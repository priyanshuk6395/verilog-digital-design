==> flow/design.v <==
`timescale 1ns/1ns
module ALU8Bit (
    input [7:0] A,           
    input [7:0] B,           
    input [2:0] Opcode,      
    output reg [7:0] Result,  
    output reg Zero          
);
    always @(*) begin
        case (Opcode)
            3'b000: Result = A + B;       
            3'b001: Result = A - B;       
            3'b010: Result = A & B;       
            3'b011: Result = A | B;       
            3'b100: Result = A ^ B;       
            3'b101: Result = ~(A | B);    
            default: Result = 8'b00000000;  
        endcase
        Zero = (Result == 8'b00000000) ? 1'b1 : 1'b0;
    end
endmodule
module InOrderProcessor (
    input clk,                   
    input reset,                 
    input [15:0] instruction,    
    output [7:0] result          
);
    reg [7:0] registers [0:7];
    reg [7:0] A, B;              
    wire [7:0] ALUResult;        
    wire ZeroFlag;               
    reg [2:0] Opcode;            
    reg [2:0] DestReg;           
    reg writeBack;               
    ALU8Bit alu (
        .A(A),
        .B(B),
        .Opcode(Opcode),
        .Result(ALUResult),
        .Zero(ZeroFlag)
    );
    always @(posedge clk or posedge reset) begin
        if (reset) begin
            A <= 8'b0;
            B <= 8'b0;
            Opcode <= 3'b000;
            DestReg <= 3'b000;
            writeBack <= 0;
        end else begin
            Opcode <= instruction[15:13];   
                A <= instruction[12:10];   
                B <= instruction[9:7];     
                DestReg <= instruction[6:4];          
                writeBack <= 1'b1;  
        end
    end
    always @(posedge clk) begin
        if (writeBack) begin
            registers[DestReg] <= ALUResult;  
        end
    end
    assign result = ALUResult; 
endmodule
From RTL to reports: InOrderProcessor
What the tools print for InOrderProcessor, step after step. Lines are those of the file above, counted from 1. Operators carry their Yosys type and port widths (W data, S select, Z words). Cell names lack the library's common part. A cell with - has no value.

Top module: InOrderProcessor. Clock port: clk. Standard-cell library: sky130hd. Library corner: tt_025C_1v80.

After elaboration
Yosys after proc, flatten, opt, wreduce and memory -nomap, before mapping. Enables and synchronous resets that opt folds into registers are not counted as muxes. Memory bits, and registers merged into a memory's read port (data or address), are not among the register bits. Print and check cells are not counted. Equal cells are merged and count once.

For input port bits the number is 18. Under register bits stands 9. The entry for output and inout port bits reads 8. Cells after elaboration: 16.

The figure for reductions and logical operators is 1. For muxes and demuxes the number is 1. The figure for add/sub/neg operators is 2. For eq/ne operators the number is 5. The entry for bitwise operators reads 4.

Operator list (count): $pmux W8 S6 (1); $not A8 Y8 (1); $eq A3 B2 Y1 const B (2); $eq A3 B3 Y1 const B (2); $add A3 B3 Y4 (1); $sub A3 B3 Y4 (1); $eq A3 B1 Y1 const B (1); $and A3 B3 Y3 (1); $or A3 B3 Y3 (1); $xor A3 B3 Y3 (1); $logic_not A3 Y1 (1).

Longest topological paths
Yosys ltp: most cells in a row. Word level: on the elaborated netlist, between registers, memories and ports. Mapped: between sequential cells and ports; inverters and the memories' decode and read muxes count.

Depth in word-level cells: 3. For ABC_AREA the number is 0. For depth in mapped cells the number is 7. Under depth with buffers taken out stands 7.

Synthesis result
Source: synth_stat.txt of the flow (Yosys; design flattened, memories mapped). It holds for the ABC_AREA given above (unset counts as 0); a run with the other value may have another netlist. The area totals of this step are shown rounded.

Cells by type (count): dfrtp_1 (9); ha_1 (9); fa_1 (2); inv_1 (10); a21oi_1 (5); buf_4 (3); mux2_2 (2); a211o_1 (2); nor3b_1 (2); nand2b_1 (2); buf_6 (1); buf_2 (2); mux2i_1 (1); nor4bb_1 (1); a221oi_1 (1); and3b_1 (1); o31a_1 (1); o32ai_1 (1).

Not listed: further types 12, cells in them 13.

Sequential part of the area: 230 sq um. The figure for chip area (Yosys) is 690 sq um. The figure for mapped cells is 68. Mapped flip-flops: 9.

By module: a second synthesis without flattening, with its own total; a netlist apart from the flattened one above.

For cells (unflattened synthesis) the number is 160. Under area total of the unflattened synthesis stands 1300 sq um.

Rows give one instance, submodules left out.

By module: ALU8Bit (seq. area 0.0 sq um, area 1100 sq um, times used 1, cells 149); InOrderProcessor (seq. area 230 sq um, area 230 sq um, times used 1, cells 11).

Timing after synthesis
Source: OpenSTA report_checks on the synthesized netlist (no wires, ideal clock, input and output delay 20% of the period each), path of least setup slack; recovery checks are left aside. Register names are those of the netlist, which keeps one name where synthesis merged equal registers.

Path kind: reg-to-output. Start: reg A[1]. End: out result[5]. The figure for arrival is 1.685 ns. Clock period: 2.09 ns. The figure for buffers on the path is 1. Launch time at the first pin: 0.000 ns. For path delay the number is 1.685 ns. Under slack stands -0.013 ns. Output delay: 0.418 ns. The figure for stages is 7. Period reached after synthesis: 2.103 ns.

"path delay" is the arrival time less input delay plus setup time. A path that ends at an output port has no setup time. "stages" counts driving pins, that of a launching flip-flop among them; a cell with two outputs on the path counts twice. "period reached after synthesis" = period - worst setup slack (recovery checks aside). The figure is calculated, with input and output delays left at 20% of the set period. Between the ends stands the longest chain of elaborated cells between them, by number of cells; it is not shown to be the way that was timed. Of several equally long chains one is given. A line is the first line of the expression or statement that the cell stems from. Yosys adds cells for indexed reads and writes and turns some case tables into memories.

Path through: dfrtp_1 > inv_1 > ha_1 > or2_2 > a221oi_1 > nor3_1 > buf_4. The entry for cells in the longest elaborated chain reads 2. The figure for elaborated cells between the ends (all ways) is 2. Source lines of those cells: 2. Those cells by class: add/sub (1); mux (1).

RTL lines, path after synthesis: start, assigned (line 44) `A <= 8'b0;`; start, assigned (line 51) `A <= instruction[12:10];`; $sub A3 B3 Y4 (line 12) `3'b001: Result = A - B;`; $pmux W8 S6 (line 10) `case (Opcode)`; end, declared (line 26) `output [7:0] result`.

Worst path after layout
Path of least setup slack in the final report of record 1 (OpenROAD, finished layout, wires in). Where an end is a register, its clock arrival counts in the times.

Path kind: reg-to-output. Start: reg A[1]. End: out result[4]. Under slack stands 0.85 ns. The figure for buffers on the path is 1. Launch time at the first pin: 0.26 ns. The figure for arrival is 2.44 ns. Clock period: 4.11 ns. The figure for stages is 7. Output delay: 0.82 ns.

Between the ends stands the longest chain of elaborated cells between them, by number of cells; it is not shown to be the way that was timed. Of several equally long chains one is given.

Path through: dfrtp_1 > inv_1 > ha_1 > or2_2 > a221oi_1 > nor3_1 > clkdlybuf4s50_1. The entry for cells in the longest elaborated chain reads 2. The figure for elaborated cells between the ends (all ways) is 2. Source lines of those cells: 2. Those cells by class: add/sub (1); mux (1).

RTL lines, path post-layout: start, assigned (line 44) `A <= 8'b0;`; start, assigned (line 51) `A <= instruction[12:10];`; $sub A3 B3 Y4 (line 12) `3'b001: Result = A - B;`; $pmux W8 S6 (line 10) `case (Opcode)`; end, declared (line 26) `output [7:0] result`.

Subject: flow runs of InOrderProcessor

Hi,

Measured results for InOrderProcessor: 2 stored runs of the Yosys and OpenROAD flow on sky130hd. The settings differ; the order carries no meaning. The constraints put input and output delay at 20% of the set period each and load the outputs with 0.01 pF. "clock period reached" is the run's clock period less its worst setup slack. It is reckoned from that one timing run; input and output delays stay at 20% of the period that was set. By "worst path time" is meant the share of the clock period that the worst setup path is allowed (20% is reserved at inputs, 20% at outputs), minus its slack. Clock arrival times at its registers enter into it. "total power of the final layout" rests on the timing tool's default activity at the inputs, not on a simulated workload. Measured values are rounded.

Files of record 1:
==> flow/run.sh <==
#!/bin/bash
# the make line also repeats the synthesis and layout settings of config.mk as NAME=value (left out here)
make -C /OpenROAD-flow-scripts/flow DESIGN_CONFIG=/design/flow/config.mk WORK_HOME=/design/flow/orfs CLKGATE_MAP_FILE= finish
==> flow/config.mk <==
export PLATFORM = sky130hd
export DESIGN_NAME = InOrderProcessor
export DESIGN_NICKNAME = InOrderProcessor
export VERILOG_FILES = /design/flow/design.v
export SDC_FILE = /design/flow/constraint.sdc
export NUM_CORES = 4
export LEC_CHECK = 0
export CAP_MARGIN = 20
export CELL_PAD_IN_SITES_DETAIL_PLACEMENT = 2
export CORE_MARGIN = 2
export CORE_UTILIZATION = 33
export GPL_ROUTABILITY_DRIVEN = 0
export PLACE_DENSITY_LB_ADDON = 0.29
export SLEW_MARGIN = 10
==> flow/constraint.sdc <==
create_clock -name core_clock -period 4.11 [get_ports {clk}]
set_input_delay 0.8220 -clock core_clock [delete_from_list [all_inputs] [get_ports {clk}]]
set_output_delay 0.8220 -clock core_clock [all_outputs]
set_load 0.01 [all_outputs]

Results of record 1. The measured post-layout utilization is 0.45. The total power of the final layout is 0.23 mW. The worst path time is 2.44 ns. Kind of the worst setup path: reg-to-output. The area of the die is 2500 sq um. The setup slack of the worst path is 0.85 ns. The clock period reached stands at 3.260 ns. The measured cell area after synthesis is 690 sq um.

Files of record 2:
==> flow/run.sh <==
#!/bin/bash
# the make line also repeats the synthesis and layout settings of config.mk as NAME=value (left out here)
make -C /OpenROAD-flow-scripts/flow DESIGN_CONFIG=/design/flow/config.mk WORK_HOME=/design/flow/orfs CLKGATE_MAP_FILE= finish
==> flow/config.mk <==
export PLATFORM = sky130hd
export DESIGN_NAME = InOrderProcessor
export DESIGN_NICKNAME = InOrderProcessor
export VERILOG_FILES = /design/flow/design.v
export SDC_FILE = /design/flow/constraint.sdc
export NUM_CORES = 4
export LEC_CHECK = 0
export CAP_MARGIN = 20
export CORE_ASPECT_RATIO = 0.77
export CORE_MARGIN = 2
export CORE_UTILIZATION = 58
export CTS_CLUSTER_DIAMETER = 306
export CTS_CLUSTER_SIZE = 43
export GPL_ROUTABILITY_DRIVEN = 0
export MAX_ROUTING_LAYER = met5
export PLACE_DENSITY_LB_ADDON = 0.06
export SETUP_SLACK_MARGIN = 0.24
export SLEW_MARGIN = 20
==> flow/constraint.sdc <==
create_clock -name core_clock -period 1.71 [get_ports {clk}]
set_input_delay 0.3420 -clock core_clock [delete_from_list [all_inputs] [get_ports {clk}]]
set_output_delay 0.3420 -clock core_clock [all_outputs]
set_load 0.01 [all_outputs]

Outcome of record 2: stopped before the end: floorplanning reported PDN-0185.

Regards
